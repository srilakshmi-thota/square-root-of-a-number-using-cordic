==> flow/design.v <==
`timescale 1ns / 1ps
module cordic_main(output [21:0]xout,output [21:0]yout,output [21:0]zout,input [21:0]xo,input [21:0]yo,input [21:0]zo,input clk,input reset);
wire [21:0]x[1:15];
wire [21:0]y[1:15];
wire [21:0]z[1:15];
wire [21:0]atanh[1:14];
assign x[1][21:0]=xo;
assign y[1][21:0]=yo;
assign z[1][21:0]=zo;
assign atanh[1]=22'b0000010001100100111110;   
assign atanh[2]=22'b0000001000001011000101;
assign atanh[3]=22'b0000000100000001010110;
assign atanh[4]=22'b0000000010000000001010;
assign atanh[5]=22'b0000000001000000000001;
assign atanh[6]=22'b0000000000100000000000;
assign atanh[7]=22'b0000000000010000000000;
assign atanh[8]=22'b0000000000001000000000; 
assign atanh[9]=22'b0000000000000100000000;
assign atanh[10]=22'b0000000000000010000000;
assign atanh[11]=22'b0000000000000001000000;
assign atanh[12]=22'b0000000000000000100000;
assign atanh[13]=22'b0000000000000000010000;
assign atanh[14]=22'b0000000000000000001000;
genvar i; generate
for (i=1;i<15;i=i+1)begin:f1
 if(i==4 | i==13)
  pipe_1 casep1(x[i+1],y[i+1],z[i+1],x[i],y[i],z[i],{{i{x[i][21]}},x[i][21:i]},{{i{y[i][21]}},y[i][21:i]},atanh[i],clk,reset);
 else 
  pipe_2 casep2(x[i+1],y[i+1],z[i+1],x[i],y[i],z[i],{{i{x[i][21]}},x[i][21:i]},{{i{y[i][21]}},y[i][21:i]},atanh[i],clk,reset);
  end
endgenerate
assign xout=x[15];
assign yout=y[15];
assign zout=z[15];
endmodule
`timescale 1ns / 1ps
module fa(output s, output cout, input a, input b, input c_in);
wire w1,w2,w3;
xor G1(s,a,b,c_in);
and G3(w1,a,b);
and G4(w2,a,c_in);
and G5(w3,b,c_in);
or G6(cout,w1,w2,w3);
endmodule
`timescale 1ns / 1ps
module flipflop(output reg q,input d,input clk,input reset);
always @(posedge clk or posedge reset)
begin
if(reset == 1)
   q<= 0;
else 
   q<= d;
end
endmodule
`timescale 1ns / 1ps
module fulladder_22bit(output [21:0]sum,input [21:0]a,input [21:0]b,input cin);
wire [21:0]c_out;
fa s0(sum[0],c_out[0],a[0],b[0],cin);
genvar j; generate
for (j=1;j<22;j=j+1)begin:adders
fa s1(sum[j],c_out[j],a[j],b[j],c_out[j-1]);
end endgenerate
endmodule
`timescale 1ns / 1ps
module pipe_1(output [21:0] xro,output [21:0] yro,output [21:0]zro,input [21:0]x,input [21:0]y,input [21:0]z,input [21:0]xa,input [21:0]ya,input [21:0]atanh,input clk,input reset);
wire [21:0] xr1;
wire [21:0] yr1;
wire [21:0] zr1;
pipe_2 one(xr1,yr1,zr1,x,y,z,xa,ya,atanh,clk,reset);
pipe_2 two(xro,yro,zro,xr1,yr1,zr1,{{4{xr1[21]}},xr1[21:4]},{{4{yr1[21]}},yr1[21:4]},atanh,clk,reset);
endmodule
`timescale 1ns / 1ps
module pipe_2(output [21:0]xro,output [21:0]yro,output [21:0]zro,input [21:0]x,input [21:0]y,input [21:0]z,input [21:0]xa,input [21:0]ya,input [21:0]atan,input clk,input reset);
wire [21:0] tempx;
wire [21:0] tempy;
wire [21:0] tempz;
wire [21:0] xr;
wire [21:0] yr;
wire [21:0] zr;
wire cin;
not g0(cin,y[21]);
genvar p;
generate
for(p=0;p<22;p=p+1)begin:p1
 xor_m m1(tempx[p],ya[p],cin);
 xor_m m2(tempy[p],xa[p],cin);
 xor_m m3(tempz[p],atan[p],y[21]);
end endgenerate
fulladder_22bit ax(xr,x,tempx,cin);
fulladder_22bit ay(yr,y,tempy,cin);
fulladder_22bit az(zr,z,tempz,y[21]);
register_22bit rx(xro,xr,clk,reset);
register_22bit ry(yro,yr,clk,reset);
register_22bit rz(zro,zr,clk,reset);
endmodule
`timescale 1ns / 1ps
module register_22bit(output[21:0] Q,input [21:0] D,input clk,input reset);
genvar i; generate
for(i=0;i<22;i=i+1) begin:loop	
 flipflop d(Q[i],D[i],clk,reset);
end endgenerate
endmodule
`timescale 1ns / 1ps
module xor_m(output xor_out,input aip,input bip);
xor xg(xor_out,aip,bip);
endmodule
==> Step by step through the tools: cordic_main <==
What the tools print for cordic_main, step after step.
Line numbers count from 1 in the design file above.
Operators carry their Yosys type and port widths (W data, S select, Z words).
Cell names lack the library's common part.
{ "design": {"design": "cordic_main", "clock": "clk", "library": "sky130hd", "lib_corner": "tt_025C_1v80"} }

==> Word-level counts <==
Yosys after proc, flatten, opt, wreduce and memory -nomap, before mapping. Enables and synchronous resets that opt folds into registers are not counted as muxes. Print and check cells are not counted. Equal cells are merged and count once.
{ "bits": {"register_bits": 1056, "latch_bits": 0, "mem_bits_rw": 0, "mem_bits_ro": 0, "clocked_rd_ports_x_width": 0, "n_memories": 0, "output_inout_bits": 66, "word_cells": 8656} }
{ "op_classes": {"add_sub_neg": 0, "multipliers": 0, "n_div": 0, "n_cmp": 0, "equal": 0, "n_shift": 0, "mux": 0, "bitwise": 7600, "reduce_logical": 0} }
{ "op_table": {"columns": ["operator", "n"], "rows": [
  ["$and A1 B1 Y1", 2994],
  ["$xor A1 B1 Y1", 2590],
  ["$or A1 B1 Y1", 2000],
  ["$not A1 Y1", 16]
]} }

==> Depth <==
Yosys ltp: most cells in a row. Word level: on the elaborated netlist, between registers, memories and ports. Mapped: between sequential cells and ports; inverters and the memories' decode and read muxes count.
{ "logic_depth": {"ltp_word": 66, "ABC_AREA": 0, "mapped_depth": 32} }

==> Netlist <==
Source: synth_stat.txt of the flow (Yosys; design flattened, memories mapped). It holds for the ABC_AREA given above (unset counts as 0); a run with the other value may have another netlist.
{ "mapped": {"mapped_cells": 4203, "area_um2": 56430.4, "seqArea_um2": 26425.3, "ffs": 1056, "n_buf": 126} }
{ "by_type": {"columns": ["cell_type", "n", "area_total_um2"], "rows": [
  ["dfrtp_1", 1056, 2.64E+04],
  ["fa_1", 828, 1.66E+04],
  ["inv_1", 1390, 5.22E+03],
  ["xor2_1", 479, 4.2E+03],
  ["ha_1", 145, 1814.24],
  ["buf_4", 99, 743.213],
  ["xnor2_1", 78, 683.155],
  ["buf_6", 15, 168.912],
  ["a21oi_1", 23, 115.11],
  ["nor2_1", 30, 112.608],
  ["buf_12", 5, 100.096],
  ["o21ai_0", 18, 90.086],
  ["nand2_1", 16, 60.058],
  ["or2_2", 8, 50.048],
  ["buf_2", 7, 35.034],
  ["o21ba_2", 2, 20.019],
  ["or2_1", 2, 12.512],
  ["a211oi_1", 1, 7.507],
  ["inv_2", 1, 3.754]
]} }
By module: a second synthesis without flattening, with its own total; a netlist apart from the flattened one above.
{ "hier_totals": {"cells_unflattened": 4242, "hier_area_um2": 60845.9} }
Rows give one instance, submodules left out.
{ "by_module": {"columns": ["module", "instances", "cells", "area_um2", "mod_seq_area_um2"], "rows": [
  ["flipflop", 1056, 2, 28.8, 25.0],
  ["fa", 1056, 1, 20.0, 0.0],
  ["xor_m", 1056, 1, 8.8, 0.0],
  ["pipe_2", 16, 1, 3.8, 0.0],
  ["cordic_main", 1, 2, 7.5, 0.0],
  ["fulladder_22bit", 48, 0, 0.0, 0.0],
  ["pipe_1", 2, 0, 0.0, 0.0],
  ["register_22bit", 48, 0, 0.0, 0.0]
]} }

==> Timing after synthesis <==
Path of least setup slack by OpenSTA after synthesis, without wires, with an ideal clock, recovery checks aside; 20% of the period is set as input and as output delay. Where synthesis merged equal registers, the netlist keeps one of their names.
{ "synth_path": {"kind": "input to register", "start": "input port yo[21]", "end": "register f1[1].genblk1.casep2.ry.loop[21].d.q", "period_ns": 11.0, "setup_time_ns": 0.122, "t_arrival_ns": 10.429, "required_ns": 10.878, "slack_ns": 0.449, "path_delay_ns": 8.351, "stages": 24, "path_buffers": 2, "period_less_setup_slack_ns": 10.551} }
"path_delay_ns" is the arrival time less input delay plus setup time.
"stages": output pins that drive a net of the path, with the launching flip-flop's if there is one; two outputs of one cell count as two.
"period_less_setup_slack_ns" = period - worst setup slack (recovery checks aside). The figure is calculated, with input and output delays left at 20% of the set period.
The rows between start and end are the longest chain of elaborated cells between them; the timing report does not say that the signal goes this way. Where chains are equally long, one stands for them.
Each line given opens the expression or statement behind the cell; cells for indexed reads and writes are added by Yosys, which also makes memories of some case tables.
{ "synth_between": {"cell_sequence": "buf_4 > buf_6 > xor2_1 > fa_1 > fa_1 > fa_1 > fa_1 > fa_1 > fa_1 > fa_1 > fa_1 > fa_1 > fa_1 > fa_1 > fa_1 > fa_1 > fa_1 > fa_1 > fa_1 > fa_1 > fa_1 > fa_1 > fa_1 > xor2_1", "elab_chain_len": 66} }
{ "synth_rtl": {"columns": ["item", "line", "text"], "rows": [
  ["start: declaration", 2, "module cordic_main(output [21:0]xout,output [21:0]yout,output [21:0]zout,input [21:0]xo,input [21:0]yo,input [ ..."],
  ["$not A1 Y1", 81, "not g0(cin,y[21]);"],
  ["$xor A1 B1 Y1", 105, "xor xg(xor_out,aip,bip);"],
  ["$and A1 B1 Y1", 40, "and G3(w1,a,b);"],
  ["$or A1 B1 Y1 x2", 43, "or G6(cout,w1,w2,w3);"],
  ["$and A1 B1 Y1", 41, "and G4(w2,a,c_in);"],
  ["$or A1 B1 Y1 x2", 43, null],
  ["$and A1 B1 Y1", 41, null],
  ["(+47 left out)", null, null],
  ["$and A1 B1 Y1", 41, null],
  ["$or A1 B1 Y1 x2", 43, null],
  ["$and A1 B1 Y1", 41, null],
  ["$or A1 B1 Y1 x2", 43, null],
  ["$and A1 B1 Y1", 41, null],
  ["$or A1 B1 Y1 x2", 43, null],
  ["$xor A1 B1 Y1", 39, "xor G1(s,a,b,c_in);"],
  ["end: assignment", 50, "q<= 0;"],
  ["end: assignment", 52, "q<= d;"],
  ["end: declaration", 46, "module flipflop(output reg q,input d,input clk,input reset);"]
]} }

==> Timing after layout <==
Path of least setup slack in the final report of stored run 1 (OpenROAD, finished layout, wires in). Where an end is a register, its clock arrival counts in the times.
{ "layout_path": {"kind": "input to register", "start": "input port yo[1]", "end": "register f1[1].genblk1.casep2.ry.loop[21].d.q", "period_ns": 15.6, "setup_time_ns": 0.12, "t_arrival_ns": 11.79, "required_ns": 16.18, "slack_ns": 4.39, "stages": 23, "path_buffers": 1} }
The rows between start and end are the longest chain of elaborated cells between them; the timing report does not say that the signal goes this way. Where chains are equally long, one stands for them.
{ "layout_between": {"cell_sequence": "clkdlybuf4s50_1 > inv_1 > fa_1 > fa_1 > fa_1 > fa_1 > fa_1 > fa_1 > fa_1 > fa_1 > fa_1 > fa_1 > fa_1 > fa_1 > fa_1 > fa_1 > fa_1 > fa_1 > fa_1 > fa_1 > fa_1 > fa_1 > xor2_1", "elab_chain_len": 61} }
{ "layout_rtl": {"columns": ["item", "line", "text"], "rows": [
  ["start: declaration", 2, "module cordic_main(output [21:0]xout,output [21:0]yout,output [21:0]zout,input [21:0]xo,input [21:0]yo,input [ ..."],
  ["$and A1 B1 Y1", 40, "and G3(w1,a,b);"],
  ["$or A1 B1 Y1 x2", 43, "or G6(cout,w1,w2,w3);"],
  ["$and A1 B1 Y1", 41, "and G4(w2,a,c_in);"],
  ["$or A1 B1 Y1 x2", 43, null],
  ["$and A1 B1 Y1", 41, null],
  ["$or A1 B1 Y1 x2", 43, null],
  ["$and A1 B1 Y1", 41, null],
  ["(+41 left out)", null, null],
  ["$and A1 B1 Y1", 41, null],
  ["$or A1 B1 Y1 x2", 43, null],
  ["$and A1 B1 Y1", 41, null],
  ["$or A1 B1 Y1 x2", 43, null],
  ["$and A1 B1 Y1", 41, null],
  ["$or A1 B1 Y1 x2", 43, null],
  ["$xor A1 B1 Y1", 39, "xor G1(s,a,b,c_in);"],
  ["end: assignment", 50, "q<= 0;"],
  ["end: assignment", 52, "q<= d;"],
  ["end: declaration", 46, "module flipflop(output reg q,input d,input clk,input reset);"]
]} }

==> runs of cordic_main <==
Below are 2 stored runs of the flow (Yosys, OpenROAD; platform sky130hd) on cordic_main, each with its settings and what was measured, unordered. Constraints: input delay and output delay 20% of the set period each, output load 0.01 pF.
"achieved clock period" is the run's clock period less its worst setup slack. It is reckoned from that one timing run; input and output delays stay at 20% of the period that was set.
By "worst setup path time" is meant the share of the clock period that the worst setup path is allowed (20% is reserved at inputs, 20% at outputs), minus its slack. Clock arrival times at its registers enter into it.

==> stored run 1: settings <==
{ "period_ns": 15.6, "CAP_MARGIN": 20, "CORE_MARGIN": 2, "CORE_UTILIZATION": 40, "SLEW_MARGIN": 20 }
==> stored run 1: results <==
utilization after routing: 45.2 %
worst setup path time: 8.09 ns
critical path kind: input to register
worst hold slack in the final report: 0.406 ns
post-route setup TNS: 0.000 ns
standard-cell area of the final layout: 63154.3 µm²
total die area: 144096.0 µm²
mapped cell area after synthesis: 56430.4 µm²
achieved clock period: 11.213 ns
worst setup slack after layout: 4.387 ns

==> stored run 2: settings <==
{ "period_ns": 14.0, "CORE_UTILIZATION": 23, "SETUP_SLACK_MARGIN": 3.46, "PLACE_DENSITY": 0.9, "ABC_AREA": 0, "SLEW_MARGIN": 20, "CAP_MARGIN": 20, "CORE_MARGIN": 2 }
==> stored run 2: results <==
mapped cell area after synthesis: 56430.4 µm²
utilization after routing: 26.4 %
worst hold slack in the final report: 0.438 ns
achieved clock period: 10.288 ns
worst setup path time: 7.49 ns
critical path kind: input to register
standard-cell area of the final layout: 64340.5 µm²
post-route setup TNS: 0.000 ns
total die area: 249325.0 µm²
worst setup slack after layout: 3.712 ns
